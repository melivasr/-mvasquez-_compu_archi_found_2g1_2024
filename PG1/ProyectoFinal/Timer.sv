==> flow/design.v <==
package uart_tx_pkg;
  typedef enum logic [2:0] {
    s_IDLE         = 3'b000, 
    s_TX_START_BIT = 3'b001, 
    s_TX_DATA_BITS = 3'b010, 
    s_TX_STOP_BIT  = 3'b011, 
    s_CLEANUP      = 3'b100
  } state_t;
endpackage
module Adder_N_bits #(parameter N = 4)(
    input logic [N-1:0] a,
    input logic [N-1:0] b,
    output logic [N-1:0] sum,
    output logic carry_out
);
    logic [N:0] carry;
    assign carry[0] = 1'b0;   
    genvar i;
    generate
        for (i = 0; i < N; i = i + 1) begin : FULL_ADDER_ARRAY
            Full_Adder full_adder_inst (
                .a(a[i]),
                .b(b[i]),
                .cin(carry[i]),
                .sum(sum[i]),
                .cout(carry[i+1])
            );
        end
    endgenerate
    assign carry_out = carry[N];
endmodule
module Full_Adder(
    input logic a,
    input logic b,
    input logic cin,
    output logic sum,
    output logic cout
);
    assign sum = a ^ b ^ cin;
    assign cout = (a & b) | (cin & (a ^ b));
endmodule
module BCD_Counter(
    input logic clk,
    input logic reset,
    input logic enable,
    input logic load,
    input logic [3:0] load_value,
    output logic [3:0] count_q,
    output logic [3:0] count_d,
    output logic borrow_out
);
    D_FF_Manual #(.N(4)) contador_reg (
        .clk(clk),
        .reset(reset),
        .d(count_d),
        .q(count_q)
    );
    Comparator_N_bits #(.N(4)) borrow_comparator (
        .a(count_q),
        .b(4'd0),
        .equal(borrow_out)
    );
    logic [3:0] decremented_count;
    Adder_N_bits #(.N(4)) decrementer (
        .a(count_q),
        .b(4'b1111),  
        .sum(decremented_count),
        .carry_out()
    );
    logic [3:0] next_count;
    Mux2to1_N_bits #(.N(4)) borrow_mux (
        .in0(decremented_count),
        .in1(4'd9),
        .sel(borrow_out),
        .out(next_count)
    );
    logic [3:0] enable_mux_out;
    Mux2to1_N_bits #(.N(4)) enable_mux (
        .in0(count_q),
        .in1(next_count),
        .sel(enable),
        .out(enable_mux_out)
    );
    Mux2to1_N_bits #(.N(4)) load_mux (
        .in0(enable_mux_out),
        .in1(load_value),
        .sel(load),
        .out(count_d)
    );
endmodule
module BCD_to_7Segment (
    input  logic [3:0] bcd,     
    output logic [6:0] seg      
);
    assign seg[0] = (~bcd[3] & ~bcd[2] & ~bcd[1] & bcd[0]) |
                   (~bcd[3] & bcd[2] & ~bcd[1] & ~bcd[0]) |
                   (bcd[3] & ~bcd[2] & bcd[1] & bcd[0]) |
                   (bcd[3] & bcd[2] & ~bcd[1] & bcd[0]);
    assign seg[1] = (bcd[3] & bcd[2] & ~bcd[0]) |
                   (bcd[3] & bcd[1] & bcd[0]) |
                   (bcd[2] & bcd[1] & ~bcd[0]) |
                   (~bcd[3] & bcd[2] & ~bcd[1] & bcd[0]);
    assign seg[2] = (bcd[3] & bcd[2] & bcd[1]) |
                   (bcd[3] & bcd[2] & ~bcd[0]) |
                   (~bcd[3] & ~bcd[2] & bcd[1] & ~bcd[0]);
    assign seg[3] = (bcd[2] & bcd[1] & bcd[0]) |
                   (~bcd[3] & ~bcd[2] & ~bcd[1] & bcd[0]) |
                   (~bcd[3] & bcd[2] & ~bcd[1] & ~bcd[0]) |
                   (bcd[3] & ~bcd[2] & bcd[1] & ~bcd[0]);
    assign seg[4] = (~bcd[3] & bcd[0]) |
                   (~bcd[3] & bcd[2] & ~bcd[1]) |
                   (~bcd[2] & ~bcd[1] & bcd[0]);
    assign seg[5] = (~bcd[3] & bcd[1] & bcd[0]) |
                   (~bcd[3] & ~bcd[2] & bcd[1]) |
                   (~bcd[3] & ~bcd[2] & bcd[0]) |
                   (bcd[3] & bcd[2] & ~bcd[1] & bcd[0]);
    assign seg[6] = (~bcd[3] & ~bcd[2] & ~bcd[1]) |
                   (~bcd[3] & bcd[2] & bcd[1] & bcd[0]) |
                   (bcd[3] & bcd[2] & ~bcd[1] & ~bcd[0]);
endmodule
module Comparator_N_bits #(parameter N = 4)(
    input logic [N-1:0] a,
    input logic [N-1:0] b,
    output logic equal
);
    logic [N-1:0] xnor_result;
    assign xnor_result = ~(a ^ b);   
    assign equal = &xnor_result;     
endmodule
module Counter_N_bits #(parameter N = 26, parameter MAX_COUNT = 49_999_999)(
    input logic clk,
    input logic reset,
    input logic enable,
    output logic [N-1:0] count_q,
    output logic [N-1:0] count_d,
    output logic terminal_count
);
    D_FF_Manual #(.N(N)) contador_reg (
        .clk(clk),
        .reset(reset),
        .d(count_d),
        .q(count_q)
    );
    Comparator_N_bits #(.N(N)) terminal_count_comparator (
        .a(count_q),
        .b(MAX_COUNT[N-1:0]),
        .equal(terminal_count)
    );
    logic [N-1:0] incremented_count;
    Adder_N_bits #(.N(N)) incrementer (
        .a(count_q),
        .b({{N-1{1'b0}}, 1'b1}),  
        .sum(incremented_count),
        .carry_out()
    );
    logic [N-1:0] enable_mux_out;
    Mux2to1_N_bits #(.N(N)) enable_mux (
        .in0(count_q),
        .in1(incremented_count),
        .sel(enable),
        .out(enable_mux_out)
    );
    Mux2to1_N_bits #(.N(N)) terminal_count_mux (
        .in0(enable_mux_out),
        .in1({N{1'b0}}),
        .sel(terminal_count),
        .out(count_d)
    );
endmodule
module D_FF_Cell(
    input logic clk,
    input logic reset,
    input logic d,
    output logic q
);
    always @(posedge clk or posedge reset) begin
        if (reset)
            q <= 1'b0;
        else
            q <= d;
    end
endmodule
module D_FF_Manual #(parameter N = 1)(
    input logic clk,
    input logic reset,
    input logic [N-1:0] d,
    output logic [N-1:0] q
);
    genvar i;
    generate
        for (i = 0; i < N; i = i + 1) begin : DFF_ARRAY
            D_FF_Cell dff_cell (
                .clk(clk),
                .reset(reset),
                .d(d[i]),
                .q(q[i])
            );
        end
    endgenerate
endmodule
module Mux2to1_N_bits #(parameter N = 4)(
    input logic [N-1:0] in0,
    input logic [N-1:0] in1,
    input logic sel,
    output logic [N-1:0] out
);
    genvar i;
    generate
        for (i = 0; i < N; i = i + 1) begin : MUX_ARRAY
            assign out[i] = (~sel & in0[i]) | (sel & in1[i]);
        end
    endgenerate
endmodule
module Timer(
    input logic clk,               
    input logic reset,             
    input logic enable,            
    output logic [6:0] seg_unidades,  
    output logic [6:0] seg_decenas,   
    output logic t0                
);
    logic [25:0] contador_1hz_q;
    logic [25:0] contador_1hz_d;
    logic pulso_1hz;
    logic [3:0] unidades_q;
    logic [3:0] unidades_d;
    logic [3:0] decenas_q;
    logic [3:0] decenas_d;
    logic unidades_zero, decenas_zero, zero_detected;
    Counter_N_bits #(26, 49_999_999) contador_1hz (
        .clk(clk),
        .reset(reset),
        .enable(1'b1),
        .count_q(contador_1hz_q),
        .count_d(contador_1hz_d),
        .terminal_count(pulso_1hz)
    );
    Comparator_N_bits #(.N(4)) unidades_zero_comparator (
        .a(unidades_q),
        .b(4'd0),
        .equal(unidades_zero)
    );
    Comparator_N_bits #(.N(4)) decenas_zero_comparator (
        .a(decenas_q),
        .b(4'd0),
        .equal(decenas_zero)
    );
    assign zero_detected = unidades_zero & decenas_zero;
    BCD_Counter unidades_counter (
        .clk(clk),
        .reset(reset),
        .enable(pulso_1hz & enable),
        .load(zero_detected),
        .load_value(4'd3),
        .count_q(unidades_q),
        .count_d(unidades_d),
        .borrow_out(unidades_borrow)
    );
    BCD_Counter decenas_counter (
        .clk(clk),
        .reset(reset),
        .enable(pulso_1hz & enable & unidades_borrow),
        .load(zero_detected),
        .load_value(4'd0),
        .count_q(decenas_q),
        .count_d(decenas_d),
        .borrow_out(decenas_borrow)
    );
    assign t0 = zero_detected;
    BCD_to_7Segment bcd_unidades (
        .bcd(unidades_q),
        .seg(seg_unidades)
    );
    BCD_to_7Segment bcd_decenas (
        .bcd(decenas_q),
        .seg(seg_decenas)
    );
endmodule
### Step by step through the tools: Timer

The steps from the RTL of Timer to its reports follow in flow order.
Lines are those of the file above, counted from 1.
Operators carry their Yosys type and port widths (W data, S select, Z words).
Cell names lack the library's common part.
The mark - stands for no value.

| set-up | value |
|---|---|
| design top | Timer |
| clock input | clk |
| library | sky130hd |
| library corner | tt_025C_1v80 |

### Word-level counts

Yosys after proc, flatten, opt, wreduce and memory -nomap, before mapping. Enables and synchronous resets that opt folds into registers are not counted as muxes. Memory bits, and registers merged into a memory's read port (data or address), are not among the register bits. Print and check cells are not counted. Equal cells are merged and count once.

| word-level totals | value |
|---|---|
| register bits | 34 |
| output and inout bits | 15 |
| elaborated cells | 294 |
| bits of input ports | 3 |

| cells by class | value |
|---|---|
| bitwise logic cells | 257 |
| reductions and logical operators | 3 |

Operator list:

| cell | count |
|---|---|
| $and A1 B1 Y1 | 153 |
| $or A1 B1 Y1 | 54 |
| $xor A1 B1 Y1 | 31 |
| $not A26 Y26 | 1 |
| $reduce_and A26 Y1 | 1 |
| $not A18 Y18 | 1 |
| $not A1 Y1 | 15 |
| $not A4 Y4 | 2 |
| $reduce_and A4 Y1 | 2 |

### Depth

Longest topological path by Yosys (ltp), each cell counted once; first at word level (registers and memories cut), then after technology mapping (sequential cells cut; the memories' decode and read muxes count).

| logic depth | value |
|---|---|
| word-level depth | 26 |
| ABC_AREA | 1 |
| depth in mapped cells | 26 |
| gate-level depth less buffers | 26 |

### Synthesis result

Source: synth_stat.txt of the flow (Yosys; design flattened, memories mapped). It holds for the ABC_AREA given above (unset counts as 0); a run with the other value may have another netlist.
Totals and module areas in this step are rounded.

Cell types:

| cell type | count | total area (um2) |
|---|---|---|
| dfrtp_1 | 34 | 850.816 |
| ha_1 | 26 | 325.312 |
| inv_1 | 55 | 206.448 |
| nor2_1 | 51 | 191.434 |
| nand2_1 | 48 | 180.173 |
| nand3_1 | 17 | 85.082 |
| o21ai_0 | 9 | 45.043 |
| buf_6 | 3 | 33.782 |
| nor2_4 | 3 | 33.782 |
| o211ai_1 | 3 | 22.522 |
| nand4_4 | 1 | 21.27 |
| buf_2 | 4 | 20.019 |
| nand3_2 | 2 | 20.019 |
| nor2_8 | 1 | 20.019 |
| nand4_1 | 3 | 18.768 |
| nor2_2 | 3 | 18.768 |
| o311ai_0 | 2 | 17.517 |
| xor2_1 | 2 | 17.517 |

Other cell types: 14; their cells: 18.

| synthesis totals | value |
|---|---|
| buffers | 8 |
| flip-flop cells | 34 |
| sequential part of the area | 851 um2 |
| chip area (Yosys) | 2240 um2 |
| cells in the netlist | 285 |

### Timing after synthesis

Source: OpenSTA report_checks on the synthesized netlist (no wires, ideal clock, input and output delay 20% of the period each), path of least setup slack; recovery checks are left aside. Register names are those of the netlist, which keeps one name where synthesis merged equal registers.

| path after synthesis | value |
|---|---|
| path kind | reg-to-reg |
| start | register contador_1hz.contador_reg.DFF_ARRAY[0].dff_cell.q |
| end | register contador_1hz.contador_reg.DFF_ARRAY[25].dff_cell.q |
| period | 8.49 ns |
| required time | 8.370 ns |
| arrival | 4.708 ns |
| path slack | 3.663 ns |
| path delay | 4.828 ns |
| launch time at the first pin | 0.000 ns |
| setup time | 0.120 ns |
| driving pins on the path | 27 |
| buffers on the path | 0 |
| synthesis period reached | 4.827 ns |

"path delay" = arrival - input delay + setup time.
"driving pins on the path": output pins that drive a net of the path, with the launching flip-flop's if there is one; two outputs of one cell count as two.
"synthesis period reached" = period - worst setup slack (recovery checks aside). The figure is calculated, with input and output delays left at 20% of the set period.
The rows between start and end are the longest chain of elaborated cells between them; the timing report does not say that the signal goes this way. Where chains are equally long, one stands for them.
Each line given opens the expression or statement behind the cell; cells for indexed reads and writes are added by Yosys, which also makes memories of some case tables.

| between the ends, after synthesis | value |
|---|---|
| cell sequence | dfrtp_1 -> ha_1 -> ha_1 -> ha_1 -> ha_1 -> ha_1 -> ha_1 -> ha_1 -> ha_1 -> ha_1 -> ha_1 -> ha_1 -> ha_1 -> ha_1 -> ha_1 -> ha_1 -> ha_1 -> ha_1 -> ha_1 -> ha_1 -> ha_1 -> ha_1 -> ha_1 -> ha_1 -> ha_1 -> xnor2_1 -> nor2_1 |
| length of the longest elaborated chain | 26 |
| elaborated cells between the ends (all ways) | 30 |
| source lines of those cells | 5 |
| those cells by class | logic (29); reduce/logical (1) |

Ends and longest elaborated chain, after synthesis:

| item | RTL line | RTL |
|---|---|---|
| start, declared | 174 | `output logic q` |
| start, assigned | 178 | `q <= 1'b0;` |
| start, assigned | 180 | `q <= d;` |
| $and A1 B1 Y1 (24 in a row) | 40 | `assign cout = (a & b) \| (cin & (a ^ b));` |
| $xor A1 B1 Y1 | 39 | `assign sum = a ^ b ^ cin;` |
| $and A1 B1 Y1 | 210 | `assign out[i] = (~sel & in0[i]) \| (sel & in1[i]);` |
| end, assigned | 178 |  |
| end, assigned | 180 |  |
| end, declared | 174 |  |

### Worst path after layout

Path of least setup slack in the final report of run A (OpenROAD, finished layout, wires in). Where an end is a register, its clock arrival counts in the times.

| path post-layout | value |
|---|---|
| path kind | reg-to-reg |
| start | register contador_1hz.contador_reg.DFF_ARRAY[0].dff_cell.q |
| end | register contador_1hz.contador_reg.DFF_ARRAY[25].dff_cell.q |
| launch time at the first pin | 0.27 ns |
| driving pins on the path | 27 |
| path slack | -0.42 ns |
| setup time | 0.11 ns |
| buffers on the path | 0 |
| arrival | 4.56 ns |
| required time | 4.14 ns |
| period | 3.98 ns |

The rows between start and end are the longest chain of elaborated cells between them; the timing report does not say that the signal goes this way. Where chains are equally long, one stands for them.

| between the ends, post-layout | value |
|---|---|
| cell sequence | dfrtp_1 -> ha_4 -> ha_4 -> ha_4 -> ha_4 -> ha_4 -> ha_4 -> ha_4 -> ha_4 -> ha_4 -> ha_4 -> ha_4 -> ha_4 -> ha_4 -> ha_4 -> ha_4 -> ha_4 -> ha_4 -> ha_4 -> ha_4 -> ha_4 -> ha_4 -> ha_4 -> ha_4 -> ha_4 -> xnor2_2 -> nor2_1 |
| length of the longest elaborated chain | 26 |
| elaborated cells between the ends (all ways) | 30 |
| source lines of those cells | 5 |
| those cells by class | logic (29); reduce/logical (1) |

Ends and longest elaborated chain, post-layout:

| item | RTL line | RTL |
|---|---|---|
| start, declared | 174 | `output logic q` |
| start, assigned | 178 | `q <= 1'b0;` |
| start, assigned | 180 | `q <= d;` |
| $and A1 B1 Y1 (24 in a row) | 40 | `assign cout = (a & b) \| (cin & (a ^ b));` |
| $xor A1 B1 Y1 | 39 | `assign sum = a ^ b ^ cin;` |
| $and A1 B1 Y1 | 210 | `assign out[i] = (~sel & in0[i]) \| (sel & in1[i]);` |
| end, assigned | 178 |  |
| end, assigned | 180 |  |
| end, declared | 174 |  |

Stored flow runs of Timer (2 of them; Yosys, OpenROAD, sky130hd). They differ in their settings and are not a sequence. Constraints: input delay and output delay 20% of the set period each, output load 0.01 pF.
"reached clock period" = clock period - worst setup slack. The figure is calculated, with input and output delays left at 20% of the set period.
"time used up by the worst setup path" means the part of the period allowed to the worst setup path (the constraints hold back 20% at inputs and 20% at outputs) less its slack; where the path has registers, the arrival times of their clocks count too.
"total power of the final layout" rests on the timing tool's default activity at the inputs, not on a simulated workload.
Values from the reports are rounded here.
Among the settings, . means not set for that run.

| run | period_ns | CORE_UTILIZATION | SETUP_SLACK_MARGIN | PLACE_DENSITY_LB_ADDON | CORE_MARGIN | CELL_PAD_IN_SITES_GLOBAL_PLACEMENT | CELL_PAD_IN_SITES_DETAIL_PLACEMENT | TNS_END_PERCENT | ABC_AREA | CTS_CLUSTER_DIAMETER | MIN_ROUTING_LAYER | CAP_MARGIN | SLEW_MARGIN | GPL_TIMING_DRIVEN | GPL_ROUTABILITY_DRIVEN | CTS_CLUSTER_SIZE | standard-cell area after layout (um2) | total die area (um2) | final utilization (%) | total power of the final layout (W) | chip area in the Yosys report (um2) | reached clock period (ns) | smallest hold slack (ns) | setup total negative slack (ns) | time used up by the worst setup path (ns) | critical path type | worst setup slack after layout (ns) |
|---|---|---|---|---|---|---|---|---|---|---|---|---|---|---|---|---|---|---|---|---|---|---|---|---|---|---|---|
| run A | 3.98 | 32 | 0.39 | 0.08 | 7 | 2 | 1 | 15 | 1 | 291 | met1 | 20 | 20 | . | . | . | 2950 | 9550 | 43.4 | 0.000594 | 2240 | 4.400 | 0.491 | -1.16 | 4.40 | reg-to-reg | -0.420 |
| run B | 3.84 | 62 | 0.21 | 0.01 | 5 | . | 0 | . | 0 | . | . | 20 | 20 | 1 | 0 | 61 | 2640 | 4520 | 85.1 | 0.000609 | 2030 | 4.570 | 0.636 | -2.42 | 4.57 | reg-to-reg | -0.730 |
